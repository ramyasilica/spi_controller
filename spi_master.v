==> flow/design.v <==
`timescale 1ns / 1ps
module spi_master (
    input  wire       clk,
    input  wire       reset,
    input  wire       start,
    input  wire [7:0] m_tx_data,
    input  wire       miso,
    output reg  [7:0] m_rx_data,
    output reg        sclk,
    output reg        mosi,
    output reg        cs,
    output reg        done
);
    reg [2:0] bit_idx;
    reg [7:0] tx_shift;
    reg [7:0] rx_shift;
    reg busy;
    reg sclk_prev;
    always @(posedge clk) begin
        if (reset) begin
            cs   <= 1;
            sclk <= 0;
            mosi <= 0;
            done <= 0;
            busy <= 0;
            bit_idx <= 7;
            tx_shift <= 0;
            rx_shift <= 0;
            m_rx_data <= 0;
            sclk_prev <= 0;
        end 
        else begin
            sclk_prev <= sclk;
            done <= 0;
            if (start && !busy) begin
                busy <= 1;
                cs <= 0;
                sclk <= 0;
                bit_idx <= 7;
                tx_shift <= m_tx_data;
                rx_shift <= 0;
                mosi <= m_tx_data[7];
            end
            if (busy) begin
                sclk <= ~sclk;   
                if (sclk_prev == 0 && sclk == 1)
                    rx_shift[bit_idx] <= miso;
                if (sclk_prev == 1 && sclk == 0) begin
                    if (bit_idx != 0) begin
                        bit_idx <= bit_idx - 1;
                        mosi <= tx_shift[bit_idx - 1];
                    end
                end
                if (bit_idx == 0 && sclk_prev == 0 && sclk == 1) begin
                    busy <= 0;
                    cs <= 1;
                    m_rx_data <= rx_shift;
                    done <= 1;
                    mosi <= 0;
                end
            end
        end
    end
endmodule
`timescale 1ns/1ps
module spi_slave (
    input  wire       clk,
    input  wire       reset,
    input  wire       sclk,
    input  wire       cs,
    input  wire       mosi,
    input  wire [7:0] s_tx_data,
    output reg  [7:0] s_rx_data,
    output reg        miso
);
    reg [2:0] bit_idx_s;
    reg [7:0] shift_tx_s;
    reg [7:0] shift_rx_s;
    reg sclk_prev_s;
    reg cs_prev;
    always @(posedge clk) begin
        if (reset) begin
            bit_idx_s   <= 7;
            shift_tx_s  <= 0;
            shift_rx_s  <= 0;
            s_rx_data   <= 0;
            miso        <= 0;
            sclk_prev_s <= 0;
            cs_prev     <= 1;
        end else begin
            sclk_prev_s <= sclk;
            cs_prev <= cs;
            if (cs_prev == 1 && cs == 0) begin
                bit_idx_s  <= 7;
                shift_tx_s <= s_tx_data;
                shift_rx_s <= 0;
                miso <= s_tx_data[7];  
            end
            if (cs == 0) begin
                if (sclk_prev_s == 0 && sclk == 1) begin
                    shift_rx_s[bit_idx_s] <= mosi;
                end
                if (sclk_prev_s == 1 && sclk == 0) begin
                    if (bit_idx_s != 0) begin
                        bit_idx_s <= bit_idx_s - 1;
                        miso <= shift_tx_s[bit_idx_s - 1];
                    end else begin
                        bit_idx_s <= 0;
                        miso <= 0;
                    end
                end
            end else begin
                if (cs_prev == 0 && cs == 1) begin
                    s_rx_data <= shift_rx_s;
                end
                miso <= 0; 
            end
        end
    end
endmodule
From RTL to reports: spi_master. Tool output for the design above, in the order of the flow. Lines are those of the file above, counted from 1. Operators: Yosys type, input widths -> output width; for muxes data width and select width s. Cell names lack the library's common part. A cell with - has no value.

Top module: spi_master. Clock input: clk. Library: sky130hd. Library corner: tt_025C_1v80.

Elaborated design. Yosys after proc, flatten, opt, wreduce and memory -nomap, before mapping. Memory bits, and registers merged into a memory's read port (data or address), are not among the register bits. Print and check cells are not counted. Equal cells are merged and count once.

The entry for bits in registers reads 33. Bits of input ports: 12. Output and inout port bits: 12. The entry for word-level cells reads 54.

For $add $sub $neg the number is 2. Under shift-type cells stands 3. The entry for multiplexer cells reads 22. Under bitwise gates (word level) stands 6. For reduce/logical cells the number is 11.

Operator list (number): $mux 8 (4); $mux 1 (14); $mux 3 (4); $shift 1x4->8 (1); $shift 1x4->8 const A (1); $shiftx 8x4->1 (1); $and 8x8->8 (1); $or 8x8->8 (1); $not 8->8 (1); $logic_and 1x1->1 (5); $sub 3x1->4 const B (1); $neg 3->4 (1); $not 1->1 (3); $logic_not 3->1 (1); $reduce_bool 3->1 (1); $reduce_and 2->1 (1); $reduce_bool 2->1 (1); $reduce_or 2->1 (1); $logic_not 1->1 (1).

Depth. Depth = most cells in a row (Yosys ltp): at word level without a register or memory, in the mapped netlist without a sequential cell, where the memories' decode and read muxes count.

The entry for depth after elaboration reads 8. For ABC_AREA the number is 0. For depth in mapped cells the number is 9. Under gate-level depth less buffers stands 7.

After synthesis. Yosys stat after the flow's synthesis: flattened, memories mapped to cells. It holds for the ABC_AREA given above (unset counts as 0); a run with the other value may have another netlist. The area totals of this step are shown rounded.

Cell types (number): dfxtp_1 (33); nand2_1 (28); a21oi_1 (16); a22o_1 (8); ha_1 (5); a32oi_1 (4); buf_2 (7); nor2_1 (9); a221o_1 (2); mux2i_1 (2); nand3_1 (4); nand4_1 (3); nor2b_1 (3); nor3_1 (3); o211ai_1 (2); o21ai_0 (3); and4bb_1 (1); and4bb_2 (1).

Not listed: further types 17, cells in them 22.

For cells in the netlist the number is 156. Under mapped area stands 1398 µm². The entry for sequential part of the area reads 660.6 µm². The figure for flip-flop cells is 33. For buffer cells the number is 11.

Path before layout. Source: OpenSTA report_checks on the synthesized netlist (no wires, ideal clock, input and output delay 20% of the period each), path of least setup slack; recovery checks are left aside. Register names are those of the netlist, which keeps one name where synthesis merged equal registers.

Path type: register to register. Start: register bit_idx[0]. End: register rx_shift[6]. Under period stands 2.3 ns. The figure for library setup time is 0.128 ns. The figure for launch time at the first pin is 0.000 ns. Arrival: 1.835 ns. For slack the number is 0.337 ns. For path delay the number is 1.963 ns. For stages on the path the number is 10. The figure for period reached after synthesis is 1.963 ns.

"path delay" = arrival - input delay + setup time. "stages on the path" counts driving pins, that of a launching flip-flop among them; a cell with two outputs on the path counts twice. "period reached after synthesis" = period - worst setup slack (recovery checks aside). The figure is calculated, with input and output delays left at 20% of the set period. Between the ends stands the longest chain of elaborated cells between them, by number of cells; it is not shown to be the way that was timed. Of several equally long chains one is given. A line is the first line of the expression or statement that the cell stems from. Yosys adds cells for indexed reads and writes and turns some case tables into memories. At most two assigning lines are given for a register; there are more.

Cell sequence: dfxtp_1 > buf_2 > inv_1 > ha_1 > ha_1 > and4bb_2 > buf_2 > nand2_1 > a32oi_1 > nor2_1. The entry for cells in the longest elaborated chain reads 7. The entry for elaborated cells between the ends (all ways) reads 8. Those cells by class: add/sub (1); shift (2); mux (2); logic (3).

Ends and longest elaborated chain, post-synthesis: start: declaration (RTL line 14) `reg [2:0] bit_idx;`; start: assignment (RTL line 26) `bit_idx <= 7;`; start: assignment (RTL line 50) `bit_idx <= bit_idx - 1;`; $neg 3->4 (RTL line 47) `rx_shift[bit_idx] <= miso;`; $shift 1x4->8 (RTL line 47); $not 8->8 (RTL line 47); $and 8x8->8 (RTL line 47); $or 8x8->8 (RTL line 47); $mux 8 (RTL line 46) `if (sclk_prev == 0 && sclk == 1)`; $mux 8 (RTL line 44) `if (busy) begin`; end: assignment (RTL line 41) `rx_shift <= 0;`; end: assignment (RTL line 47); end: declaration (RTL line 16) `reg [7:0] rx_shift;`.

Path in the finished layout. Path of least setup slack in the final report of run B (OpenROAD, finished layout, wires in). Where an end is a register, its clock arrival counts in the times.

Path type: register to register. Start: register bit_idx[1]. End: register mosi. Under period stands 2.2 ns. The figure for library setup time is 0.10 ns. The figure for launch time at the first pin is 0.34 ns. Arrival: 2.22 ns. For slack the number is 0.22 ns. For stages on the path the number is 8.

Between the ends stands the longest chain of elaborated cells between them, by number of cells; it is not shown to be the way that was timed. Of several equally long chains one is given. At most two assigning lines are given for a register; there are more.

Cell sequence: dfxtp_1 > inv_1 > ha_1 > ha_1 > and4bb_1 > or2b_1 > a21oi_1 > nor3_1. The entry for cells in the longest elaborated chain reads 6. The entry for elaborated cells between the ends (all ways) reads 10. Those cells by class: add/sub (1); shift (1); mux (4); reduce/logical (4).

Ends and longest elaborated chain, after layout: start: declaration (RTL line 14) `reg [2:0] bit_idx;`; start: assignment (RTL line 26) `bit_idx <= 7;`; start: assignment (RTL line 50) `bit_idx <= bit_idx - 1;`; $sub 3x1->4 (RTL line 51) `mosi <= tx_shift[bit_idx - 1];`; $shiftx 8x4->1 (RTL line 51); $mux 1 (RTL line 49) `if (bit_idx != 0) begin`; $mux 1 (RTL line 48) `if (sclk_prev == 1 && sclk == 0) begin`; $mux 1 (RTL line 54) `if (bit_idx == 0 && sclk_prev == 0 && sclk == 1) begin`; $mux 1 (RTL line 44) `if (busy) begin`; end: assignment (RTL line 42) `mosi <= m_tx_data[7];`; end: assignment (RTL line 51); end: declaration (RTL line 10) `output reg        mosi,`.

==> runs of spi_master <==
Stored flow runs of spi_master (2 of them; Yosys, OpenROAD, sky130hd). They differ in their settings and are not a sequence. Constraints: input delay and output delay 20% of the set period each, output load 0.01 pF. By "clock period reached" is meant the clock period of the run minus its worst setup slack. This is arithmetic on one report: input and output delays are still those of the set period (20% each). "worst path time" means the part of the period allowed to the worst setup path (the constraints hold back 20% at inputs and 20% at outputs) less its slack; where the path has registers, the arrival times of their clocks count too. "power" rests on the timing tool's default activity at the inputs, not on a simulated workload. The measured numbers are rounded.

Files of run A:
==> flow/run.sh <==
#!/bin/bash
# the make line also repeats the synthesis and layout settings of config.mk as NAME=value (left out here)
make -C /OpenROAD-flow-scripts/flow DESIGN_CONFIG=/design/flow/config.mk WORK_HOME=/design/flow/orfs CLKGATE_MAP_FILE= finish
==> flow/config.mk <==
export PLATFORM = sky130hd
export DESIGN_NAME = spi_master
export DESIGN_NICKNAME = spi_master
export VERILOG_FILES = /design/flow/design.v
export SDC_FILE = /design/flow/constraint.sdc
export NUM_CORES = 4
export LEC_CHECK = 0
export ABC_AREA = 1
export CAP_MARGIN = 25
export CELL_PAD_IN_SITES_DETAIL_PLACEMENT = 2
export CORE_ASPECT_RATIO = 1.08
export CORE_MARGIN = 2
export CORE_UTILIZATION = 40
export CTS_CLUSTER_SIZE = 85
export GPL_TIMING_DRIVEN = 1
export HOLD_SLACK_MARGIN = 0.09
export PLACE_DENSITY_LB_ADDON = 0.09
export SETUP_SLACK_MARGIN = 0.32
export SLEW_MARGIN = 20
export TNS_END_PERCENT = 50
==> flow/constraint.sdc <==
create_clock -name core_clock -period 2.03 [get_ports {clk}]
set_input_delay 0.4060 -clock core_clock [delete_from_list [all_inputs] [get_ports {clk}]]
set_output_delay 0.4060 -clock core_clock [all_outputs]
set_load 0.01 [all_outputs]

Outcome of run A: did not finish, clock tree synthesis stopped with DPL-0033.

Files of run B:
==> flow/run.sh <==
#!/bin/bash
# the make line also repeats the synthesis and layout settings of config.mk as NAME=value (left out here)
make -C /OpenROAD-flow-scripts/flow DESIGN_CONFIG=/design/flow/config.mk WORK_HOME=/design/flow/orfs CLKGATE_MAP_FILE= finish
==> flow/config.mk <==
export PLATFORM = sky130hd
export DESIGN_NAME = spi_master
export DESIGN_NICKNAME = spi_master
export VERILOG_FILES = /design/flow/design.v
export SDC_FILE = /design/flow/constraint.sdc
export NUM_CORES = 4
export LEC_CHECK = 0
export ABC_AREA = 0
export CAP_MARGIN = 10
export CELL_PAD_IN_SITES_DETAIL_PLACEMENT = 0
export CELL_PAD_IN_SITES_GLOBAL_PLACEMENT = 0
export CORE_MARGIN = 5
export CORE_UTILIZATION = 48
export MAX_ROUTING_LAYER = met4
export PLACE_DENSITY = 0.42
export SLEW_MARGIN = 20
==> flow/constraint.sdc <==
create_clock -name core_clock -period 2.2 [get_ports {clk}]
set_input_delay 0.4400 -clock core_clock [delete_from_list [all_inputs] [get_ports {clk}]]
set_output_delay 0.4400 -clock core_clock [all_outputs]
set_load 0.01 [all_outputs]

Results of run B. The chip area in the Yosys report comes to 1398 µm². The area of the die is 4091 µm². The std-cell area (final layout) comes to 1744 µm². For the final design utilization the run shows 62.7 %. The setup slack of the worst path is 0.222 ns. The measured total negative setup slack is 0.000 ns. The worst hold slack stands at 0.448 ns. The power reads 1.196 mW. The clock period reached reads 1.978 ns. The worst path time reads 1.98 ns. Worst path kind: register to register.
